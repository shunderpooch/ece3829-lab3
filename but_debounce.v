==> flow/design.v <==
`timescale 1ns / 1ps
module but_debounce(
    input but_in,
    input clk,
	 input reset,
    output reg but_out
    );
	reg [16:0] count;
	wire clk_en;
	always @ (posedge clk, posedge reset)
		if(reset)
			count <= 0;
		else
			if (count == 99999)
				count <= 0;
			else
				count <= count + 1'b1;
	assign clk_en = (count == 0);
	parameter [1:0] s0 = 0, s1 = 1, s2 = 2, s3 = 3;
	reg [1:0] curr_state, next_state;
	always @ (posedge clk, posedge reset)
		if(reset)
			curr_state <= s0;
		else
			if(clk_en)
				curr_state <= next_state;
			else
				curr_state <= curr_state;
	always @ (curr_state, but_in, but_out)
		case (curr_state)
			s0: begin
					if(but_in)
						next_state = s1;
					else
						next_state = s0;
				end
			s1: begin
				if(but_in)
					next_state = s2;
				else
					next_state = s0;
			end
			s2: begin
				if(but_in)
					next_state = s3;
				else
					next_state = s1;
			end
			s3: begin
					if(but_in)
						next_state = s3;
					else
						next_state = s2;
				end
		endcase
		always @ (posedge clk)
			if (curr_state == s3)
				but_out <= 1'b1;
			else if (curr_state == s0)
				but_out <= 1'b0;
			else
				but_out <= but_out;
endmodule
Reports on but_debounce
The steps from the RTL of but_debounce to its reports follow in flow order.
Line numbers count from 1 in the design file above.
Operators carry their Yosys type and port widths (W data, S select, Z words).
Library cell names are shortened.
The mark n/a stands for no value.

inputs
  design top = but_debounce
  clock port = clk
  cell library = sky130hd
  library corner = tt_025C_1v80

Word level
Counts by Yosys on the flattened word-level netlist (proc, flatten, opt, wreduce; memories kept). Register bits leave out memories and registers merged into their read ports (data or address). Print and check cells are left out.

cells by class
  add/subtract/negate cells = 1
  multipliers = 0
  divide/modulo/power cells = 0
  $lt $le $gt $ge = 0
  equal/unequal tests = 4
  shift-type cells = 0
  muxes and demuxes = 6
  bitwise logic cells = 0
  reductions and logical operators = 2

operator list
  operator                 count
  $add A17 B1 Y17 const B  1
  $eq A17 B17 Y1 const B   1
  $logic_not A17 Y1        1
  $mux W17                 1
  $pmux W2 S4              1
  $eq A2 B2 Y1 const B     2
  $mux W2                  2
  $eq A2 B1 Y1 const B     1
  $logic_not A2 Y1         1
  $mux W1                  2

bit counts
  flip-flop bits (word level) = 20
  bits in latches = 0
  RAM bits = 0
  memory bits (read-only) = 0
  clocked read ports x word width = 0
  memories = 0
  bits of input ports = 3
  output and inout port bits = 1
  word-level cells = 16

Longest topological paths
Depth = most cells in a row (Yosys ltp): at word level without a register or memory, in the mapped netlist without a sequential cell, where the memories' decode and read muxes count.

logic depth
  depth after elaboration = 2
  ABC_AREA = 0
  depth in mapped cells = 6
  mapped depth without buffers = 5

After synthesis
Source: synth_stat.txt of the flow (Yosys; design flattened, memories mapped). It holds for the ABC_AREA given above (unset counts as 0); a run with the other value may have another netlist.

mapped netlist
  cells in the netlist = 100
  synthesis area = 1061.0 µm²
  sequential area = 546.8 µm²
  flip-flop cells = 22
  buffers = 1

cells by type
  cell type  count  total area (µm²)
  dfrtp_1    20     500.48
  xnor2_1    9      78.826
  a21oi_1    7      35.034
  and4_1     4      35.034
  xor2_1     4      35.034
  nand2_1    8      30.029
  dfstp_2    1      26.275
  nor2_1     7      26.275
  ha_1       2      25.024
  nand3_1    5      25.024
  nand4_1    4      25.024
  inv_1      6      22.522
  nor4_4     1      21.27
  dfxtp_1    1      20.019
  mux2i_1    2      20.019
  nor3b_4    1      18.768
  nor3_1     3      15.014
  a31oi_1    2      12.512

Other cell types: 11; their cells: 13.

Path before layout
OpenSTA on the mapped netlist: ideal clock, no wires. The path of least setup slack (recovery checks aside). Input and output delay are each 20% of the period. Register names are those of the netlist, which keeps one name where synthesis merged equal registers.

path post-synthesis
  path type = register to register
  start point = register count[5]
  end point = register count[15]
  period = 2210 ps
  library setup time = 131 ps
  launch time at the first pin = 0 ps
  arrival = 1638 ps
  required time = 2079 ps
  slack = 441 ps
  path delay = 1769 ps
  stages on the path = 5
  buffers on the path = 0
  period reached after synthesis = 1769 ps

"path delay" = arrival - input delay + setup time.
"stages on the path" counts driving pins, that of a launching flip-flop among them; a cell with two outputs on the path counts twice.
"period reached after synthesis" = period - worst setup slack (recovery checks aside). The figure is calculated, with input and output delays left at 20% of the set period.
The rows between start and end are the longest chain of elaborated cells between them; the timing report does not say that the signal goes this way. Where chains are equally long, one stands for them.
Each line given opens the expression or statement behind the cell; cells for indexed reads and writes are added by Yosys, which also makes memories of some case tables.
At most two assigning lines are given for a register; there are more.

on the way, post-synthesis
  cell sequence = dfrtp_1 -> or4_4 -> nor4_4 -> nor3b_4 -> o31ai_1
  cells in the longest elaborated chain = 2
  elaborated cells between the ends (all ways) = 3
  source lines of those cells = 2
  classes of those cells = add/sub (1); eq/ne (1); mux (1)

ends and longest elaborated chain, post-synthesis
  item             RTL line  text
  start, declared  8         reg [16:0] count;
  start, assigned  12        count <= 0;
  start, assigned  17        count <= count + 1'b1;
  $add A17 B1 Y17  17
  $mux W17         14        if (count == 99999)
  end, assigned    15        count <= 0;
  end, assigned    17
  end, declared    8

Timing after layout
Path of least setup slack in the final report of flow run 2 (OpenROAD, finished layout, wires in). Where an end is a register, its clock arrival counts in the times.
The report prints the path's times to 10 ps; the period is as set.

path after layout
  path type = register to register
  start point = register count[5]
  end point = register count[1]
  period = 2340 ps
  library setup time = 120 ps
  launch time at the first pin = 310 ps
  arrival = 2220 ps
  required time = 2540 ps
  slack = 310 ps
  stages on the path = 5
  buffers on the path = 0

The rows between start and end are the longest chain of elaborated cells between them; the timing report does not say that the signal goes this way. Where chains are equally long, one stands for them.
At most two assigning lines are given for a register; there are more.

on the way, after layout
  cell sequence = dfrtp_1 -> or4_4 -> nor4_4 -> nor3b_4 -> nor2b_1
  cells in the longest elaborated chain = 2
  elaborated cells between the ends (all ways) = 2
  source lines of those cells = 1
  classes of those cells = eq/ne (1); mux (1)

ends and longest elaborated chain, after layout
  item             RTL line  text
  start, declared  8         reg [16:0] count;
  start, assigned  12        count <= 0;
  start, assigned  17        count <= count + 1'b1;
  $eq A17 B17 Y1   14        if (count == 99999)
  $mux W17         14
  end, assigned    15        count <= 0;
  end, assigned    17
  end, declared    8

Design but_debounce on sky130hd. What follows are 2 stored runs of the flow, each under its own settings; their order means nothing. The constraints put input and output delay at 20% of the set period each and load the outputs with 0.01 pF.
"reached clock period" means the clock period less the worst setup slack. The figure is calculated, with input and output delays left at 20% of the set period.
A setting shown as n/a is not set for that run.
A result given as n/a is not shown for that run.

name                                          flow run 1  flow run 2
period_ns                                     1.46        2.34
CORE_UTILIZATION                              67          39
SETUP_SLACK_MARGIN                            0.34        n/a
CELL_PAD_IN_SITES_GLOBAL_PLACEMENT            0           n/a
CELL_PAD_IN_SITES_DETAIL_PLACEMENT            1           2
GPL_TIMING_DRIVEN                             0           1
CTS_CLUSTER_SIZE                              42          n/a
MAX_ROUTING_LAYER                             met5        met5
CAP_MARGIN                                    20          30
CORE_MARGIN                                   2           5
SLEW_MARGIN                                   20          20
PLACE_DENSITY_LB_ADDON                        n/a         0.17
TNS_END_PERCENT                               n/a         50
overall die area (µm²)                        n/a         3863.9
chip area after synthesis (Yosys) (µm²)       n/a         1061.0
reached clock period (ps)                     n/a         2028
worst setup slack after layout (ps)           n/a         312
standard-cell area of the final layout (µm²)  n/a         1193.6

Flow run 1: did not finish, clock tree synthesis stopped with DPL-0033
