==> flow/design.v <==
`timescale 1ns / 1ps
module seven_seg(
    input [15:0] in,
	 input clk,
    output [6:0] seg,
    output [3:0] anodes
    );
	 reg [1:0] mux = 0;	 
	 reg [13:0] count = 0;	 
	 always @ (posedge clk)
	 begin
		if (count == 9999)
			count <= 0;
		else
			count <= count + 1'b1;
	 end
	 wire count_en;
	 assign count_en = (count == 9999);	 
	 always @(posedge clk)
		if(count_en)
			mux <= mux + 1'b1;
	wire [3:0] display;
	assign anodes = (mux == 2'b00) ? 4'b1110 : 
		(mux == 2'b01) ? 4'b1101 :
		(mux == 2'b10) ? 4'b1011 :
		4'b0111;
	assign display = (mux == 2'b00) ? in[3:0] : 
		(mux == 2'b01) ? in[7:4] :
		(mux == 2'b10) ? in[11:8] :
		in[15:12];
	parameter zero = 7'b000001;
	parameter one = 7'b1001111;
	parameter two = 7'b0010010;
	parameter three = 7'b0000110;
	parameter four = 7'b1001100;
	parameter five = 7'b0100100;
	parameter six = 7'b0100000;
	parameter seven = 7'b0001111;
	parameter eight = 7'b0000000;
	parameter nine = 7'b0001100;
	parameter ten = 7'b0001000;
	parameter eleven =  7'b1100000;
	parameter twelve = 7'b0110001;
	parameter thirteen = 7'b1000010;
	parameter fourteen = 7'b0110000;
	parameter fifteen = 7'b0111000;
	assign seg = (display == 4'b0000) ?  zero :
		(display == 4'b0001) ? one : 
		(display == 4'b0010) ? two :
		(display == 4'b0011) ? three : 	
		(display == 4'b0100) ? four : 
		(display == 4'b0101) ? five : 
		(display == 4'b0110) ? six :
		(display == 4'b0111) ? seven :
		(display == 4'b1000) ?  eight:
		(display == 4'b1001) ? nine : 	
		(display == 4'b1010) ? ten :
		(display == 4'b1011) ? eleven :
		(display == 4'b1100) ? twelve :
		(display == 4'b1101) ? thirteen :
		(display == 4'b1110) ? fourteen :
		fifteen;
endmodule
# == Step by step through the tools: seven_seg ==
# Tool output for the design above, in the order of the flow.
# Lines are those of the file above, counted from 1.
# The mark -- stands for no value.
# design
top,seven_seg
clk_port,clk
cell_library,sky130hd
corner,tt_025C_1v80

# == Word level ==
# Source: Yosys, flattened and elaborated, memories not mapped. Widths are those after wreduce; folded enables and synchronous resets count as part of the registers. Registers that Yosys merges into a memory's read port (data or address) are not register bits. Print and check cells do not count. Equal cells are merged and count once.
# op_classes
addsub,2
n_eq,17
muxes,21
reduce_and_logical,2
# op_table
operator,count
two-way mux 7 bit,14
== test 4 bit with constant B,7
two-way mux 4 bit,7
== test 4 x 3 -> 1 bit with constant B,4
adder 14 x 1 -> 14 bit with constant B,1
== test 14 bit with constant B,1
== test 4 x 2 -> 1 bit with constant B,2
== test 4 x 1 -> 1 bit with constant B,1
logical NOT 4 bit,1
adder 2 x 1 -> 2 bit with constant B,1
== test 2 x 1 -> 1 bit with constant B,1
== test 2 bit with constant B,1
logical NOT 2 bit,1
# word_totals
reg_bits,16
inputBits,17
output_inout_bits,11
wordCells,44

# == Longest topological paths ==
# Longest topological path by Yosys (ltp), each cell counted once; first at word level (registers and memories cut), then after technology mapping (sequential cells cut; the memories' decode and read muxes count).
# logic_depth
depth_word,20
abc_area,0
mapped_depth,8

# == Netlist ==
# Source: synth_stat.txt of the flow (Yosys; design flattened, memories mapped). It holds for the ABC_AREA given above (unset counts as 0); a run with the other value may have another netlist.
# The area totals of this step are shown rounded.
# by_type
type,count,area_total_um2
sky130_fd_sc_hd__dfxtp_1,14,280.269
sky130_fd_sc_hd__ha_1,7,87.584
sky130_fd_sc_hd__xnor2_1,7,61.309
sky130_fd_sc_hd__edfxtp_1,2,60.058
sky130_fd_sc_hd__xor2_1,6,52.55
sky130_fd_sc_hd__mux2i_1,5,50.048
sky130_fd_sc_hd__nand4_1,7,43.792
sky130_fd_sc_hd__nand3_1,8,40.038
sky130_fd_sc_hd__nor3b_1,4,30.029
sky130_fd_sc_hd__and4_1,3,26.275
sky130_fd_sc_hd__inv_1,7,26.275
sky130_fd_sc_hd__nor2_1,7,26.275
sky130_fd_sc_hd__nor2b_1,4,25.024
sky130_fd_sc_hd__buf_6,2,22.522
sky130_fd_sc_hd__nand2_1,6,22.522
sky130_fd_sc_hd__a211o_1,2,17.517
sky130_fd_sc_hd__a211oi_1,2,15.014
sky130_fd_sc_hd__a221oi_2,1,15.014
# Not listed: further types 18, cells in them 23.
# synth_totals
stdcells,117
mapped_area_mm2,0.0011
seqArea_mm2,0.00034
ffs,16
n_buf,5

# == Timing after synthesis ==
# Source: OpenSTA report_checks on the synthesized netlist (no wires, ideal clock, input and output delay 20% of the period each), path of least setup slack; recovery checks are left aside. Register names are those of the netlist, which keeps one name where synthesis merged equal registers.
# synth_path
path_type,reg-to-output
from,reg mux[0]
to,out seg[3]
clock_period_ns,3.02
out_delay_ns,0.604
t_arrival_ns,1.967
required_time_ns,2.416
path_slack_ns,0.449
delay_ns,1.967
driving_pins,9
period_less_setup_slack_ns,2.571
# "delay_ns" is the arrival time less input delay plus setup time.
# At an output port there is no setup time.
# "driving_pins": output pins that drive a net of the path, with the launching flip-flop's if there is one; two outputs of one cell count as two.
# "period_less_setup_slack_ns" is the clock period less the worst setup slack; recovery checks do not enter. This is arithmetic on one report: input and output delays are still those of the set period (20% each).
# The rows between start and end are the longest chain of elaborated cells between them; the timing report does not say that the signal goes this way. Where chains are equally long, one stands for them.
# A line is the first line of the expression or statement that the cell stems from. Yosys adds cells for indexed reads and writes and turns some case tables into memories.
# synth_via
cell_sequence,sky130_fd_sc_hd__edfxtp_1 sky130_fd_sc_hd__inv_1 sky130_fd_sc_hd__ha_1 sky130_fd_sc_hd__buf_4 sky130_fd_sc_hd__nor2b_1 sky130_fd_sc_hd__a211o_1 sky130_fd_sc_hd__buf_6 sky130_fd_sc_hd__or4_1 sky130_fd_sc_hd__o211ai_1
elab_chain_len,20
# synth_rtl
element,line_no,text
start: declaration,8,reg [1:0] mux = 0;
start: assignment,21,mux <= mux + 1'b1;
== test 2 bit,29,(mux == 2'b10) ? in[11:8] :
two-way mux 4 bit,29,
two-way mux 4 bit,28,(mux == 2'b01) ? in[7:4] :
two-way mux 4 bit,27,assign display = (mux == 2'b00) ? in[3:0] :
== test 4 bit,61,(display == 4'b1110) ? fourteen :
two-way mux 4 bit,61,
two-way mux 7 bit,60,(display == 4'b1101) ? thirteen :
(+6 left out),--,
two-way mux 7 bit,53,(display == 4'b0110) ? six :
two-way mux 7 bit,52,(display == 4'b0101) ? five :
two-way mux 7 bit,51,(display == 4'b0100) ? four :
two-way mux 7 bit,50,(display == 4'b0011) ? three :
two-way mux 7 bit,49,(display == 4'b0010) ? two :
two-way mux 7 bit,48,(display == 4'b0001) ? one :
two-way mux 7 bit,47,assign seg = (display == 4'b0000) ? zero :
end: declaration,5,"output [6:0] seg,"

# == Worst path after layout ==
# Path of least setup slack in the final report of record 2 (OpenROAD, finished layout, wires in). Where an end is a register, its clock arrival counts in the times.
# layout_path
path_type,reg-to-output
from,reg mux[1]
to,out seg[6]
clock_period_ns,3.97
out_delay_ns,0.79
t_arrival_ns,2.34
required_time_ns,3.18
path_slack_ns,0.84
driving_pins,8
# The rows between start and end are the longest chain of elaborated cells between them; the timing report does not say that the signal goes this way. Where chains are equally long, one stands for them.
# layout_via
cell_sequence,sky130_fd_sc_hd__edfxtp_1 sky130_fd_sc_hd__buf_6 sky130_fd_sc_hd__ha_4 sky130_fd_sc_hd__mux2i_4 sky130_fd_sc_hd__a221o_1 sky130_fd_sc_hd__or4_4 sky130_fd_sc_hd__o211ai_2 sky130_fd_sc_hd__buf_2
elab_chain_len,19
# layout_rtl
element,line_no,text
start: declaration,8,reg [1:0] mux = 0;
start: assignment,21,mux <= mux + 1'b1;
== test 2 bit,29,(mux == 2'b10) ? in[11:8] :
two-way mux 4 bit,29,
two-way mux 4 bit,28,(mux == 2'b01) ? in[7:4] :
two-way mux 4 bit,27,assign display = (mux == 2'b00) ? in[3:0] :
== test 4 bit,60,(display == 4'b1101) ? thirteen :
two-way mux 7 bit,60,
two-way mux 7 bit,59,(display == 4'b1100) ? twelve :
(+5 left out),--,
two-way mux 7 bit,53,(display == 4'b0110) ? six :
two-way mux 7 bit,52,(display == 4'b0101) ? five :
two-way mux 7 bit,51,(display == 4'b0100) ? four :
two-way mux 7 bit,50,(display == 4'b0011) ? three :
two-way mux 7 bit,49,(display == 4'b0010) ? two :
two-way mux 7 bit,48,(display == 4'b0001) ? one :
two-way mux 7 bit,47,assign seg = (display == 4'b0000) ? zero :
end: declaration,5,"output [6:0] seg,"

# Measured data: module seven_seg, platform sky130hd, 2 stored runs of the flow under differing settings, order arbitrary. Input and output delays are each 20% of the period that was set; the output load is 0.01 pF.
# "achieved_period_ns" is the run's clock period less its worst setup slack. It is reckoned from that one timing run; input and output delays stay at 20% of the period that was set.
# "worst_path_ns" = time allowed to the worst setup path (clock period - input delay - output delay, where it has them) - its slack; a late launch clock adds to it, a late capture clock takes from it.
# "power.total_mw" is the tool's figure for a default switching activity; nothing was simulated.
# Results are given in rounded form.
# Among the settings, - means not set for that run.
# Results: - = not shown.
setting or result,record 1,record 2
period_ns,2.82,3.97
CORE_UTILIZATION,66,28
CAP_MARGIN,20,30
CORE_MARGIN,2,2
SLEW_MARGIN,20,15
SETUP_SLACK_MARGIN,-,0.9
GPL_ROUTABILITY_DRIVEN,-,1
hold_worst_slack_ns,-,0.47
ws_setup_ns,-,0.84
die_mm2,-,0.0044
worst_path_ns,-,2.34
worstPathKind,-,reg-to-output
achieved_period_ns,-,3.133
setup_tns_ns,-,0.000
synthArea_mm2,-,0.0011
finalUtil_pct,-,50
finalCellArea_mm2,-,0.0018
power.total_mw,-,0.30
# Record 1: stopped before the end: clock tree synthesis reported DPL-0038
