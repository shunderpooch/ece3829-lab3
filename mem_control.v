==> flow/design.v <==
`timescale 1ns / 1ps
module mem_control(
	inout [15:0] data,
	output memclk,
	output adv_n,
	output cre,
	output ce_n,
	output oe_n,
	output we_n,
	output lb_n,
	output ub_n,
	output reg [25:0] addr,
	input clk,
	input reset,
	input read,
	output read_ready,
	input write,
	input [7:0] datain_b,
	output reg [7:0] dataout,
	input [3:0] addr_in
    );
	 parameter [1:0] idle = 0, writing = 1, reading = 2, read_done = 3;
	 reg [1:0] current_state, next_state;
	 reg [7:0] datain;
	 always @ (posedge clk, posedge reset)
		if(reset)
			current_state <= idle;
		else
			current_state <= next_state;
	 always @ (read, write, datain, addr_in, current_state)
		case (current_state)
			idle:
				if (read)
					next_state = reading;
				else if (write)
					next_state = writing;
				else
					next_state = idle;
			writing:
				if(write)
					next_state = writing;
				else if (read)
					next_state = reading;
				else
					next_state = idle;
			reading:
				next_state = read_done;
			read_done:
				if(read)
					next_state = read_done;
				else if (write)
					next_state = writing;
				else
					next_state = idle;		
		endcase
		always @(posedge clk)
			if (current_state == read_done)
				dataout <= data[7:0];
			else
				dataout <= dataout;
		always @(posedge clk)
		begin
		if(read | write)
			addr <= {22'b0, addr_in};
			if(write)
				datain <= datain_b;
		end				
		assign memclk = 0;
		assign ce_n = 0;
		assign lb_n = 0;
		assign ub_n = 0;
		assign we_n = (current_state != writing);
		assign adv_n = 0;
		assign cre = 0;
		assign oe_n = ((current_state == reading || current_state == read_done)) ? 1'b0 : 1'b1;
		assign data = (current_state == writing) ? {8'b0, datain} :
			16'bZ;
		assign read_ready = (current_state == read_done);
endmodule
Step by step through the tools: mem_control
Tool output for the design above, in the order of the flow.
Line numbers count from 1 in the design file above.
Not given: n/a
- top: mem_control
- clock port: clk
- standard-cell library: sky130hd
- library corner: tt_025C_1v80

Elaborated design
Counts by Yosys on the flattened word-level netlist (proc, flatten, opt, wreduce; memories kept). Register bits leave out memories and registers merged into their read ports (data or address); mux counts leave out enables and synchronous resets folded into registers. Print and check cells are left out. Cells with the same type and inputs are merged into one.
- flip-flop bits (word level): 22
- input port bits at 16
- output and inout bits: 59
- word-level cells at 19
- eq/ne operators at 4
- mux-type cells: 8
- bitwise logic cells at 1
- reduce/logical cells: 2
- operators by type and width (cell ; number):
    16-bit 2-to-1 mux ; 1
    2-bit parallel mux with 4-bit select ; 1
    2-bit 2-to-1 mux ; 4
    2-bit == test (second input constant) ; 2
    2-bit by 1-bit == test with 1-bit output (second input constant) ; 1
    2-bit by 1-bit != test with 1-bit output (second input constant) ; 1
    2-bit zero test ; 1
    1-bit 2-to-1 mux ; 2
    1-bit OR ; 1
    1-bit logical OR ; 1

Longest topological paths
Yosys ltp: most cells in a row. Word level: on the elaborated netlist, between registers, memories and ports. Mapped: between sequential cells and ports; inverters and the memories' decode and read muxes count.
- noted depth after elaboration: 3
- noted ABC_AREA: 0
- gate-level depth with buffers at 2

Mapped cells and area
The flow's flattened synthesis, as Yosys stat reports it; memories are mapped. The netlist is that of the ABC_AREA named above (0 if unset); the other value can give another one.
- cell types (cell type ; number ; total area (um^2)):
    sky130_fd_sc_hd__edfxtp_1 ; 20 ; 600.576
    sky130_fd_sc_hd__buf_4 ; 36 ; 270.259
    sky130_fd_sc_hd__dfrtp_1 ; 3 ; 75.072
    sky130_fd_sc_hd__dfstp_2 ; 1 ; 26.275
    sky130_fd_sc_hd__o21a_1 ; 2 ; 15.014
    sky130_fd_sc_hd__o21ba_2 ; 1 ; 10.01
    sky130_fd_sc_hd__a21o_2 ; 1 ; 8.758
    sky130_fd_sc_hd__nor2_1 ; 2 ; 7.507
    sky130_fd_sc_hd__nor2b_1 ; 1 ; 6.256
    sky130_fd_sc_hd__or2_1 ; 1 ; 6.256
    sky130_fd_sc_hd__or3_1 ; 1 ; 6.256
    sky130_fd_sc_hd__nor3_1 ; 1 ; 5.005
    sky130_fd_sc_hd__conb_1 ; 1 ; 3.754
    sky130_fd_sc_hd__inv_1 ; 1 ; 3.754
- standard cells after synthesis: 72
- chip area (Yosys) at 1044.8 um^2
- area of sequential cells: 701.9 um^2
- flip-flop cells at 24
- buffers at 36

Path before layout
Source: OpenSTA report_checks on the synthesized netlist (no wires, ideal clock, input and output delay 20% of the period each), path of least setup slack; recovery checks are left aside. Register names are those of the netlist, which keeps one name where synthesis merged equal registers.
- path kind: flip-flop to output port
- start: register current_state
- end: output we_n
- period: 1.66 ns
- time at the first pin at 0.000 ns
- data arrival time at 0.987 ns
- required time: 1.328 ns
- noted path slack: 0.341 ns
- delay of the path: 0.987 ns
- noted stages: 2
- path buffers at 0
- noted synthesis period reached: 1.319 ns
"delay of the path" = arrival - input delay + setup time.
At an output port there is no setup time.
"stages": output pins that drive a net of the path, with the launching flip-flop's if there is one; two outputs of one cell count as two.
"synthesis period reached" = period - worst setup slack (recovery checks aside). The figure is calculated, with input and output delays left at 20% of the set period.
Where an end lacks its bit number, it is one bit of the signal, or one of the new flip-flops if synthesis recoded a state register.
Between the ends stands the longest chain of elaborated cells between them, by number of cells; it is not shown to be the way that was timed. Of several equally long chains one is given.
Each line given opens the expression or statement behind the cell; cells for indexed reads and writes are added by Yosys, which also makes memories of some case tables.
- cell sequence: sky130_fd_sc_hd__dfrtp_1 sky130_fd_sc_hd__or3_1
- cells in the longest elaborated chain at 1
- elaborated cells on any way between the ends at 1
- RTL lines with such cells: 1
- classes of those cells: eq/ne: 1
- RTL lines, path post-synthesis (element ; RTL line ; RTL):
    from (decl) ; 23 ; reg [1:0] current_state, next_state;
    from (assign) ; 27 ; current_state <= idle;
    from (assign) ; 29 ; current_state <= next_state;
    2-bit by 1-bit != test with 1-bit output ; 72 ; assign we_n = (current_state != writing);
    to (decl) ; 9 ; output we_n,

Path in the finished layout
Path of least setup slack in the final report of run 1 (OpenROAD, finished layout, wires in). Where an end is a register, its clock arrival counts in the times.
- path kind: flip-flop to output port
- start: register current_state
- end: output we_n
- period: 2.12 ns
- time at the first pin at 0.30 ns
- data arrival time at 1.56 ns
- required time: 1.70 ns
- noted path slack: 0.14 ns
- noted stages: 3
- path buffers at 1
Where an end lacks its bit number, it is one bit of the signal, or one of the new flip-flops if synthesis recoded a state register.
Between the ends stands the longest chain of elaborated cells between them, by number of cells; it is not shown to be the way that was timed. Of several equally long chains one is given.
- cell sequence: sky130_fd_sc_hd__dfrtp_1 sky130_fd_sc_hd__or3_1 sky130_fd_sc_hd__clkdlybuf4s50_1
- cells in the longest elaborated chain at 1
- elaborated cells on any way between the ends at 1
- RTL lines with such cells: 1
- classes of those cells: eq/ne: 1
- RTL lines, path post-layout (element ; RTL line ; RTL):
    from (decl) ; 23 ; reg [1:0] current_state, next_state;
    from (assign) ; 27 ; current_state <= idle;
    from (assign) ; 29 ; current_state <= next_state;
    2-bit by 1-bit != test with 1-bit output ; 72 ; assign we_n = (current_state != writing);
    to (decl) ; 9 ; output we_n,

Lab notebook: mem_control

Module mem_control, platform sky130hd: 2 stored runs of the flow (Yosys, OpenROAD) with differing settings, in no particular order. Input and output delays are each 20% of the period that was set; the output load is 0.01 pF.
By "worst setup path time" is meant the share of the clock period that the worst setup path is allowed (20% is reserved at inputs, 20% at outputs), minus its slack. Clock arrival times at its registers enter into it.
"power consumption" rests on the timing tool's default activity at the inputs, not on a simulated workload.

Run 1

==> flow/run.sh <==
#!/bin/bash
# the make line also repeats the synthesis and layout settings of config.mk as NAME=value (left out here)
make -C /OpenROAD-flow-scripts/flow DESIGN_CONFIG=/design/flow/config.mk WORK_HOME=/design/flow/orfs CLKGATE_MAP_FILE= finish
==> flow/config.mk <==
export PLATFORM = sky130hd
export DESIGN_NAME = mem_control
export DESIGN_NICKNAME = mem_control
export VERILOG_FILES = /design/flow/design.v
export SDC_FILE = /design/flow/constraint.sdc
export NUM_CORES = 4
export LEC_CHECK = 0
export CAP_MARGIN = 20
export CORE_MARGIN = 2
export CORE_UTILIZATION = 40
export SLEW_MARGIN = 20
==> flow/constraint.sdc <==
create_clock -name core_clock -period 2.12 [get_ports {clk}]
set_input_delay 0.4240 -clock core_clock [delete_from_list [all_inputs] [get_ports {clk}]]
set_output_delay 0.4240 -clock core_clock [all_outputs]
set_load 0.01 [all_outputs]

Measured in run 1:
- worst hold slack at 0.205 ns
- synthesis area at 1044.8 um^2
- total die area: 3036.6 um^2
- worst setup path time at 1.56 ns
- worst path kind: flip-flop to output port
- power consumption: 0.0009286 W
- noted the standard-cell area after layout: 1285.0 um^2
- noted the setup total negative slack: 0.000 ns
- worst setup slack after layout at 0.138 ns

Run 2

==> flow/run.sh <==
#!/bin/bash
# the make line also repeats the synthesis and layout settings of config.mk as NAME=value (left out here)
make -C /OpenROAD-flow-scripts/flow DESIGN_CONFIG=/design/flow/config.mk WORK_HOME=/design/flow/orfs CLKGATE_MAP_FILE= finish
==> flow/config.mk <==
export PLATFORM = sky130hd
export DESIGN_NAME = mem_control
export DESIGN_NICKNAME = mem_control
export VERILOG_FILES = /design/flow/design.v
export SDC_FILE = /design/flow/constraint.sdc
export NUM_CORES = 4
export LEC_CHECK = 0
export ABC_AREA = 1
export CAP_MARGIN = 35
export CELL_PAD_IN_SITES_GLOBAL_PLACEMENT = 2
export CORE_MARGIN = 3
export CORE_UTILIZATION = 41
export GPL_TIMING_DRIVEN = 0
export MAX_ROUTING_LAYER = met5
export PLACE_DENSITY_LB_ADDON = 0.0
export SETUP_SLACK_MARGIN = 0.12
export SLEW_MARGIN = 40
==> flow/constraint.sdc <==
create_clock -name core_clock -period 0.931 [get_ports {clk}]
set_input_delay 0.1862 -clock core_clock [delete_from_list [all_inputs] [get_ports {clk}]]
set_output_delay 0.1862 -clock core_clock [all_outputs]
set_load 0.01 [all_outputs]

Measured in run 2:
- worst hold slack at -0.040 ns
- synthesis area at 1062.3 um^2
- total die area: 3237.6 um^2
- worst setup path time at 1.14 ns
- worst path kind: flip-flop to output port
- power consumption: 0.002411 W
- noted the standard-cell area after layout: 1635.3 um^2
- noted the setup total negative slack: -4.735 ns
- worst setup slack after layout at -0.394 ns
